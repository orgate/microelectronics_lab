==> flow/design.v <==
`timescale 1ns / 1ps
module memtransfer(
    input clk,
    input reset,
    input [7:0] din,
	 output reg [9:0] addr_in,
    output [7:0] dout,
	 output reg [9:0] addr_out,
    output reg we,
	 output reg done    
    );
	parameter [1:0]
		st_IDLE = 'd0,
		st_RD1  = 'd1,
		st_RDWR = 'd2;
	reg [1:0] state;
	always @(posedge clk or posedge reset) begin
		if (reset) begin
			state <= st_IDLE;
			addr_in <= 'd0;
			addr_out <= 'd0;
			done <= 'b0;
			we <= 'b0;
		end else begin
			case (state) 
				st_IDLE: begin
					addr_in <= 'd0;
					addr_out <= 'd0;
					done <= 'b0;
					we <= 'b0;
					state <= st_RD1;
				end
				st_RD1: begin
					addr_in <= 'd1;  
					state <= st_RDWR;
					addr_out <= 'd0;  
					we <= 'b1;        
				end
				st_RDWR: begin
					if (addr_out == 'd1023) begin  
						state <= st_IDLE;
						we <= 'b0;
						done <= 'b1;    
					end else begin
						if (addr_in == 'd1023)  
							addr_in <= 'd0;
						else 
							addr_in <= addr_in + 'd1;  
						state <= st_RDWR;       
						addr_out <= addr_out + 'd1;   
						we <= 'b1;              
					end
				end
				default: begin
					we <= 'd0;  
					state <= st_IDLE;  
				end
			endcase
		end
	end
	assign dout = din + 'd42;   
endmodule
# Tool chain data of memtransfer
# What the tools print for memtransfer, step after step.
# Line numbers count from 1 in the design file above.
# The mark n/a stands for no value.
# setup
design,memtransfer
clk_port,clk
lib,sky130hd
lib_corner,tt_025C_1v80

# After elaboration
# Source: Yosys, flattened and elaborated, memories not mapped. Widths are those after wreduce. Registers that Yosys merges into a memory's read port (data or address) are not register bits. Print and check cells do not count. Equal cells are merged and count once.
# bits
regBits,24
in_bits,10
# op_classes
mux,11
add_sub_neg,3
reduce_and_logical,8
eq_ne,6
# op_table
cell,n
10-bit parallel mux with 3-bit select,1
10-bit 2-to-1 mux,3
10-bit by 1-bit adder with 10-bit output with constant B,2
10-bit == test with constant B,2
10-bit parallel mux with 2-bit select,1
8-bit by 6-bit adder with 8-bit output with constant B,1
2-bit AND reduction,3
2-bit parallel mux with 3-bit select,1
2-bit != test with constant B,2
2-bit nonzero test,2
1-bit parallel mux with 2-bit select,2
3-bit nonzero test,1
2-bit by 1-bit == test with 1-bit output with constant B,1
2-bit == test with constant B,1
2-bit zero test,1
2-bit OR reduction,1
2-bit 2-to-1 mux,1
1-bit 2-to-1 mux,2

# Depth
# Yosys ltp: most cells in a row. Word level: on the elaborated netlist, between registers, memories and ports. Mapped: between sequential cells and ports; inverters and the memories' decode and read muxes count.
# logic_depth
ltp_word,4
ABC_AREA,0
mapped_depth,6
mapped_depth_nobuf,5

# Synthesis result
# Yosys stat after the flow's synthesis: flattened, memories mapped to cells. It holds for the ABC_AREA given above (unset counts as 0); a run with the other value may have another netlist.
# by_type
type,n
sky130_fd_sc_hd__dfrtp_1,24
sky130_fd_sc_hd__o31ai_1,13
sky130_fd_sc_hd__xnor2_1,7
sky130_fd_sc_hd__a22o_1,5
sky130_fd_sc_hd__o21ai_0,8
sky130_fd_sc_hd__ha_1,3
sky130_fd_sc_hd__nand3_1,7
sky130_fd_sc_hd__o41ai_1,4
sky130_fd_sc_hd__a221o_1,3
sky130_fd_sc_hd__o21a_1,4
sky130_fd_sc_hd__dfstp_2,1
sky130_fd_sc_hd__and2_1,4
sky130_fd_sc_hd__nand2b_1,4
sky130_fd_sc_hd__nand4_1,4
sky130_fd_sc_hd__and3_2,3
sky130_fd_sc_hd__nand2_1,6
sky130_fd_sc_hd__nor2_1,6
sky130_fd_sc_hd__nand4_4,1
# Other cell types: 20; their cells: 32.
# mapped
sequential_area_um2,626.9
yosys_area_um2,1413.9
ff_cells,25
cell_count,139

# Path before layout
# Path of least setup slack by OpenSTA after synthesis, without wires, with an ideal clock, recovery checks aside; 20% of the period is set as input and as output delay. Where synthesis merged equal registers, the netlist keeps one of their names.
# synth_path
kind,register -> register
start,register addr_out[0]
end,register addr_in[7]
arrival_time_ns,1.656
launch_ns,0.000
required_ns,1.994
setup_slack_ns,0.338
delay_ns,1.782
path_buffers,1
period_ns,2.12
stages,7
synth_period_reached_ns,1.782
# "delay_ns" is the arrival time less input delay plus setup time.
# "stages": output pins that drive a net of the path, with the launching flip-flop's if there is one; two outputs of one cell count as two.
# "synth_period_reached_ns" = period - worst setup slack (recovery checks aside). The figure is calculated, with input and output delays left at 20% of the set period.
# Between the ends stands the longest chain of elaborated cells between them, by number of cells; it is not shown to be the way that was timed. Of several equally long chains one is given.
# A line is the first line of the expression or statement that the cell stems from. Yosys adds cells for indexed reads and writes and turns some case tables into memories.
# At most two assigning lines are given for a register; there are more.
# synth_between
path_cell_list,sky130_fd_sc_hd__dfrtp_1 sky130_fd_sc_hd__ha_1 sky130_fd_sc_hd__nand3_2 sky130_fd_sc_hd__nor3_4 sky130_fd_sc_hd__or2_2 sky130_fd_sc_hd__buf_4 sky130_fd_sc_hd__a221o_1
elab_chain_cells,3
cells_between,5
cone_lines,2
# synth_lines
element,line_no,text
from (decl),8,"output reg [9:0] addr_out,"
from (assign),21,addr_out <= 'd0;
from (assign),50,addr_out <= addr_out + 'd1;
10-bit == test,40,if (addr_out == 'd1023) begin
10-bit 2-to-1 mux,40,
10-bit parallel mux with 3-bit select,25,case (state)
to (assign),27,addr_in <= 'd0;
to (assign),48,addr_in <= addr_in + 'd1;
to (decl),6,"output reg [9:0] addr_in,"

# Path in the finished layout
# Path of least setup slack in the final report of stored run 1 (OpenROAD, finished layout, wires in). Where an end is a register, its clock arrival counts in the times.
# layout_path
kind,input -> output
start,input din[1]
end,output dout[7]
launch_ns,0.62
required_ns,2.47
stages,6
out_delay_ns,0.62
period_ns,3.09
arrival_time_ns,2.39
setup_slack_ns,0.09
path_buffers,2
# Between the ends stands the longest chain of elaborated cells between them, by number of cells; it is not shown to be the way that was timed. Of several equally long chains one is given.
# layout_between
path_cell_list,sky130_fd_sc_hd__clkdlybuf4s50_1 sky130_fd_sc_hd__ha_1 sky130_fd_sc_hd__o21a_1 sky130_fd_sc_hd__o21ai_1 sky130_fd_sc_hd__xnor2_1 sky130_fd_sc_hd__clkdlybuf4s50_1
elab_chain_cells,1
cells_between,1
cone_lines,1
# layout_lines
element,line_no,text
from (decl),5,"input [7:0] din,"
8-bit by 6-bit adder with 8-bit output,61,assign dout = din + 'd42;
to (decl),7,"output [7:0] dout,"

FLOW RESULTS
============

Measured results for memtransfer: 2 stored runs of the Yosys and OpenROAD flow on sky130hd. The settings differ; the order carries no meaning. The constraints put input and output delay at 20% of the set period each and load the outputs with 0.01 pF.
"period_reached_ns" is the run's clock period less its worst setup slack. It is reckoned from that one timing run; input and output delays stay at 20% of the period that was set.

Stored run 1, flow files:
==> flow/run.sh <==
#!/bin/bash
# the make line also repeats the synthesis and layout settings of config.mk as NAME=value (left out here)
make -C /OpenROAD-flow-scripts/flow DESIGN_CONFIG=/design/flow/config.mk WORK_HOME=/design/flow/orfs CLKGATE_MAP_FILE= finish
==> flow/config.mk <==
export PLATFORM = sky130hd
export DESIGN_NAME = memtransfer
export DESIGN_NICKNAME = memtransfer
export VERILOG_FILES = /design/flow/design.v
export SDC_FILE = /design/flow/constraint.sdc
export NUM_CORES = 4
export LEC_CHECK = 0
export ABC_AREA = 0
export CAP_MARGIN = 20
export CORE_MARGIN = 4
export CORE_UTILIZATION = 67
export CTS_CLUSTER_DIAMETER = 148
export CTS_CLUSTER_SIZE = 88
export GPL_TIMING_DRIVEN = 1
export PLACE_DENSITY = 0.9
export SETUP_SLACK_MARGIN = -0.06
export SLEW_MARGIN = 20
export TNS_END_PERCENT = 60
==> flow/constraint.sdc <==
create_clock -name core_clock -period 3.09 [get_ports {clk}]
set_input_delay 0.6180 -clock core_clock [delete_from_list [all_inputs] [get_ports {clk}]]
set_output_delay 0.6180 -clock core_clock [all_outputs]
set_load 0.01 [all_outputs]

==> results of stored run 1, as CSV <==
result,value
fin_tns_ns,0.000
period_reached_ns,3.005
worst_hold_slack_ns,0.421
yosys_chip_area_um2,1413.9
design_die_area_um2,2909.0
setup_ws_ns,0.085
util_frac,0.915
stdcell_area_um2,1814.2

Stored run 2, flow files:
==> flow/run.sh <==
#!/bin/bash
# the make line also repeats the synthesis and layout settings of config.mk as NAME=value (left out here)
make -C /OpenROAD-flow-scripts/flow DESIGN_CONFIG=/design/flow/config.mk WORK_HOME=/design/flow/orfs CLKGATE_MAP_FILE= finish
==> flow/config.mk <==
export PLATFORM = sky130hd
export DESIGN_NAME = memtransfer
export DESIGN_NICKNAME = memtransfer
export VERILOG_FILES = /design/flow/design.v
export SDC_FILE = /design/flow/constraint.sdc
export NUM_CORES = 4
export LEC_CHECK = 0
export ABC_AREA = 0
export CAP_MARGIN = 20
export CELL_PAD_IN_SITES_DETAIL_PLACEMENT = 0
export CELL_PAD_IN_SITES_GLOBAL_PLACEMENT = 0
export CORE_MARGIN = 2
export CORE_UTILIZATION = 46
export CTS_CLUSTER_DIAMETER = 229
export CTS_CLUSTER_SIZE = 55
export PLACE_DENSITY_LB_ADDON = 0.18
export SLEW_MARGIN = 20
==> flow/constraint.sdc <==
create_clock -name core_clock -period 2.1 [get_ports {clk}]
set_input_delay 0.4200 -clock core_clock [delete_from_list [all_inputs] [get_ports {clk}]]
set_output_delay 0.4200 -clock core_clock [all_outputs]
set_load 0.01 [all_outputs]

==> results of stored run 2, as CSV <==
result,value
period_reached_ns,1.961
design_die_area_um2,3533.1
util_frac,0.637
fin_tns_ns,0.000
yosys_chip_area_um2,1413.9
stdcell_area_um2,1896.8
worst_hold_slack_ns,0.425
setup_ws_ns,0.139
