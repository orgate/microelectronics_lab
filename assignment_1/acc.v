==> flow/design.v <==
module acc (
	    acc, 
	    clk, reset, a
	    ) ;
   input  clk, reset;
   input [7:0] a;
   output [7:0] acc;
   reg [7:0] 	acc;
   always @ (posedge clk or posedge reset) begin
      if (reset) begin
	 acc <= 0;
      end else begin
	 acc <= acc + a;
      end
   end
endmodule  
==> From RTL to reports: acc <==
Tool output for the design above, in the order of the flow.
Lines are those of the file above, counted from 1.
Operators: Yosys type, input widths -> output width; for muxes data width and select width s.
Cell names lack the library's common part.
{ "inputs": {"top": "acc", "clock": "clk", "cell_library": "sky130hd", "corner": "tt_025C_1v80"} }

==> Elaborated design <==
Counts by Yosys on the flattened word-level netlist (proc, flatten, opt, wreduce; memories kept). Register bits leave out memories and registers merged into their read ports (data or address); mux counts leave out enables and synchronous resets folded into registers. Print and check cells are left out. Cells with the same type and inputs are merged into one.
{ "bits": {"register_bits": 8, "latch_bits": 0, "ramBits": 0, "rom_bits": 0, "clocked_rd_ports_x_width": 0, "n_memories": 0, "in_bits": 10, "out_inout_bits": 8, "wordCells": 2} }
{ "classes": {"add_sub_neg": 1, "n_mul": 0, "div": 0, "n_cmp": 0, "eq_ne": 0, "shift": 0, "n_mux": 0, "n_logic": 0, "reduce_and_logical": 0} }
{ "op_table": {"columns": ["operator", "n"], "rows": [
  ["$add 8x8->8", 1]
]} }

==> Longest topological paths <==
Depth = most cells in a row (Yosys ltp): at word level without a register or memory, in the mapped netlist without a sequential cell, where the memories' decode and read muxes count.
{ "logic_depth": {"ltp_word": 1, "abc_area": 0, "depth_mapped": 6, "ltp_nobuf": 6} }

==> Synthesis result <==
The flow's flattened synthesis, as Yosys stat reports it; memories are mapped. The netlist is that of the ABC_AREA named above (0 if unset); the other value can give another one.
{ "types": {"columns": ["cell", "n", "type_area_um2"], "rows": [
  ["dfrtp_1", 8, 200.192],
  ["ha_1", 7, 87.584],
  ["a21oi_1", 5, 25.024],
  ["inv_1", 6, 22.522],
  ["o211ai_1", 3, 22.522],
  ["fa_1", 1, 20.019],
  ["xnor2_1", 2, 17.517],
  ["xor2_1", 2, 17.517],
  ["nor2b_4", 1, 13.763],
  ["o21ai_0", 2, 10.01],
  ["a221oi_1", 1, 8.758],
  ["o2bb2ai_1", 1, 8.758],
  ["o311ai_0", 1, 8.758],
  ["o311ai_1", 1, 8.758],
  ["o31a_1", 1, 8.758],
  ["a211oi_1", 1, 7.507],
  ["a21o_1", 1, 7.507],
  ["nor3b_1", 1, 7.507]
]} }
Other cell types: 6; their cells: 6.
{ "mapped": {"stdcells": 51, "area_um2": 535.5, "seq_area_um2": 200.2, "ffs": 8, "buffers": 0} }

==> Timing after synthesis <==
Source: OpenSTA report_checks on the synthesized netlist (no wires, ideal clock, input and output delay 20% of the period each), path of least setup slack; recovery checks are left aside. Register names are those of the netlist, which keeps one name where synthesis merged equal registers.
{ "synth_timing": {"kind": "reg-to-reg", "from": "reg acc[0]", "to": "reg acc[6]", "tclk_ps": 1730, "setup_time_ps": 104, "t_first_pin_ps": 0, "arrival_ps": 1434, "required_ps": 1626, "setup_slack_ps": 192, "delay_ps": 1538, "stages": 7, "n_path_buf": 0, "period_less_setup_slack_ps": 1538} }
"delay_ps" = arrival - input delay + setup time.
"stages" counts driving pins, that of a launching flip-flop among them; a cell with two outputs on the path counts twice.
"period_less_setup_slack_ps" is the clock period less the worst setup slack; recovery checks do not enter. This is arithmetic on one report: input and output delays are still those of the set period (20% each).
The rows between start and end are the longest chain of elaborated cells between them; the timing report does not say that the signal goes this way. Where chains are equally long, one stands for them.
A line is the first line of the expression or statement that the cell stems from. Yosys adds cells for indexed reads and writes and turns some case tables into memories.
{ "synth_between": {"path_cell_list": "dfrtp_1 ha_1 inv_1 fa_1 nor2b_4 o31a_1 o311ai_1", "elab_chain_cells": 1, "cells_between": 1, "lines_between": 1, "cone_classes": "add/sub (1)"} }
{ "synth_rtl": {"columns": ["item", "line", "rtl"], "rows": [
  ["start, declared", 7, "output [7:0] acc;"],
  ["start, assigned", 11, "acc <= 0;"],
  ["start, assigned", 13, "acc <= acc + a;"],
  ["$add 8x8->8", 13, null],
  ["end, assigned", 11, null],
  ["end, assigned", 13, null],
  ["end, declared", 7, null]
]} }

==> Worst path after layout <==
Path of least setup slack in the final report of run 1 (OpenROAD, finished layout, wires in). Where an end is a register, its clock arrival counts in the times.
The path's times are printed in steps of 10 ps; the period is the one set.
{ "layout_timing": {"kind": "reg-to-reg", "from": "reg acc[0]", "to": "reg acc[4]", "tclk_ps": 1420, "setup_time_ps": 120, "t_first_pin_ps": 250, "arrival_ps": 1680, "required_ps": 1550, "setup_slack_ps": -130, "stages": 8, "n_path_buf": 1} }
The rows between start and end are the longest chain of elaborated cells between them; the timing report does not say that the signal goes this way. Where chains are equally long, one stands for them.
{ "layout_between": {"path_cell_list": "dfrtp_1 ha_2 inv_2 fa_2 nor2b_4 o31a_1 buf_4 a21oi_2", "elab_chain_cells": 1, "cells_between": 1, "lines_between": 1, "cone_classes": "add/sub (1)"} }
{ "layout_rtl": {"columns": ["item", "line", "rtl"], "rows": [
  ["start, declared", 7, "output [7:0] acc;"],
  ["start, assigned", 11, "acc <= 0;"],
  ["start, assigned", 13, "acc <= acc + a;"],
  ["$add 8x8->8", 13, null],
  ["end, assigned", 11, null],
  ["end, assigned", 13, null],
  ["end, declared", 7, null]
]} }

Wiki page: acc / flow data

Design acc on sky130hd. What follows are 2 stored runs of the flow, each under its own settings; their order means nothing. The constraints put input and output delay at 20% of the set period each and load the outputs with 0.01 pF.
By "allowed time less slack (worst setup path)" is meant the share of the clock period that the worst setup path is allowed (20% is reserved at inputs, 20% at outputs), minus its slack. Clock arrival times at its registers enter into it.
"allowed time less slack (worst setup path)" is known to 10 ps.

==> run 1: settings <==
{ "period_ns": 1.42, "CORE_UTILIZATION": 20, "SETUP_SLACK_MARGIN": 0.18, "PLACE_DENSITY_LB_ADDON": 0.24, "CORE_ASPECT_RATIO": 1.05, "CELL_PAD_IN_SITES_DETAIL_PLACEMENT": 2, "CTS_CLUSTER_DIAMETER": 218, "MIN_ROUTING_LAYER": "met1", "MAX_ROUTING_LAYER": "met4", "CAP_MARGIN": 20, "CORE_MARGIN": 2, "SLEW_MARGIN": 20 }
==> run 1: results <==
post-synthesis cell area: 535.5 um2
die area: 3107.9 um2
standard-cell area after routing: 1028.5 um2
worst setup slack after layout: -134 ps
total negative slack on setup checks: -355 ps
allowed time less slack (worst setup path): 1550 ps
type of the worst setup path: reg-to-reg

==> run 2: settings <==
{ "period_ns": 1.24, "CORE_UTILIZATION": 43, "SETUP_SLACK_MARGIN": 0.2, "PLACE_DENSITY": 0.58, "HOLD_SLACK_MARGIN": 0.2, "CELL_PAD_IN_SITES_GLOBAL_PLACEMENT": 0, "CELL_PAD_IN_SITES_DETAIL_PLACEMENT": 0, "ABC_AREA": 1, "CTS_CLUSTER_DIAMETER": 140, "MIN_ROUTING_LAYER": "met1", "CAP_MARGIN": 20, "CORE_MARGIN": 2, "SLEW_MARGIN": 20 }
==> run 2: results <==
post-synthesis cell area: 565.5 um2
die area: 1621.3 um2
standard-cell area after routing: 955.9 um2
worst setup slack after layout: -187 ps
total negative slack on setup checks: -561 ps
allowed time less slack (worst setup path): 1430 ps
type of the worst setup path: reg-to-reg
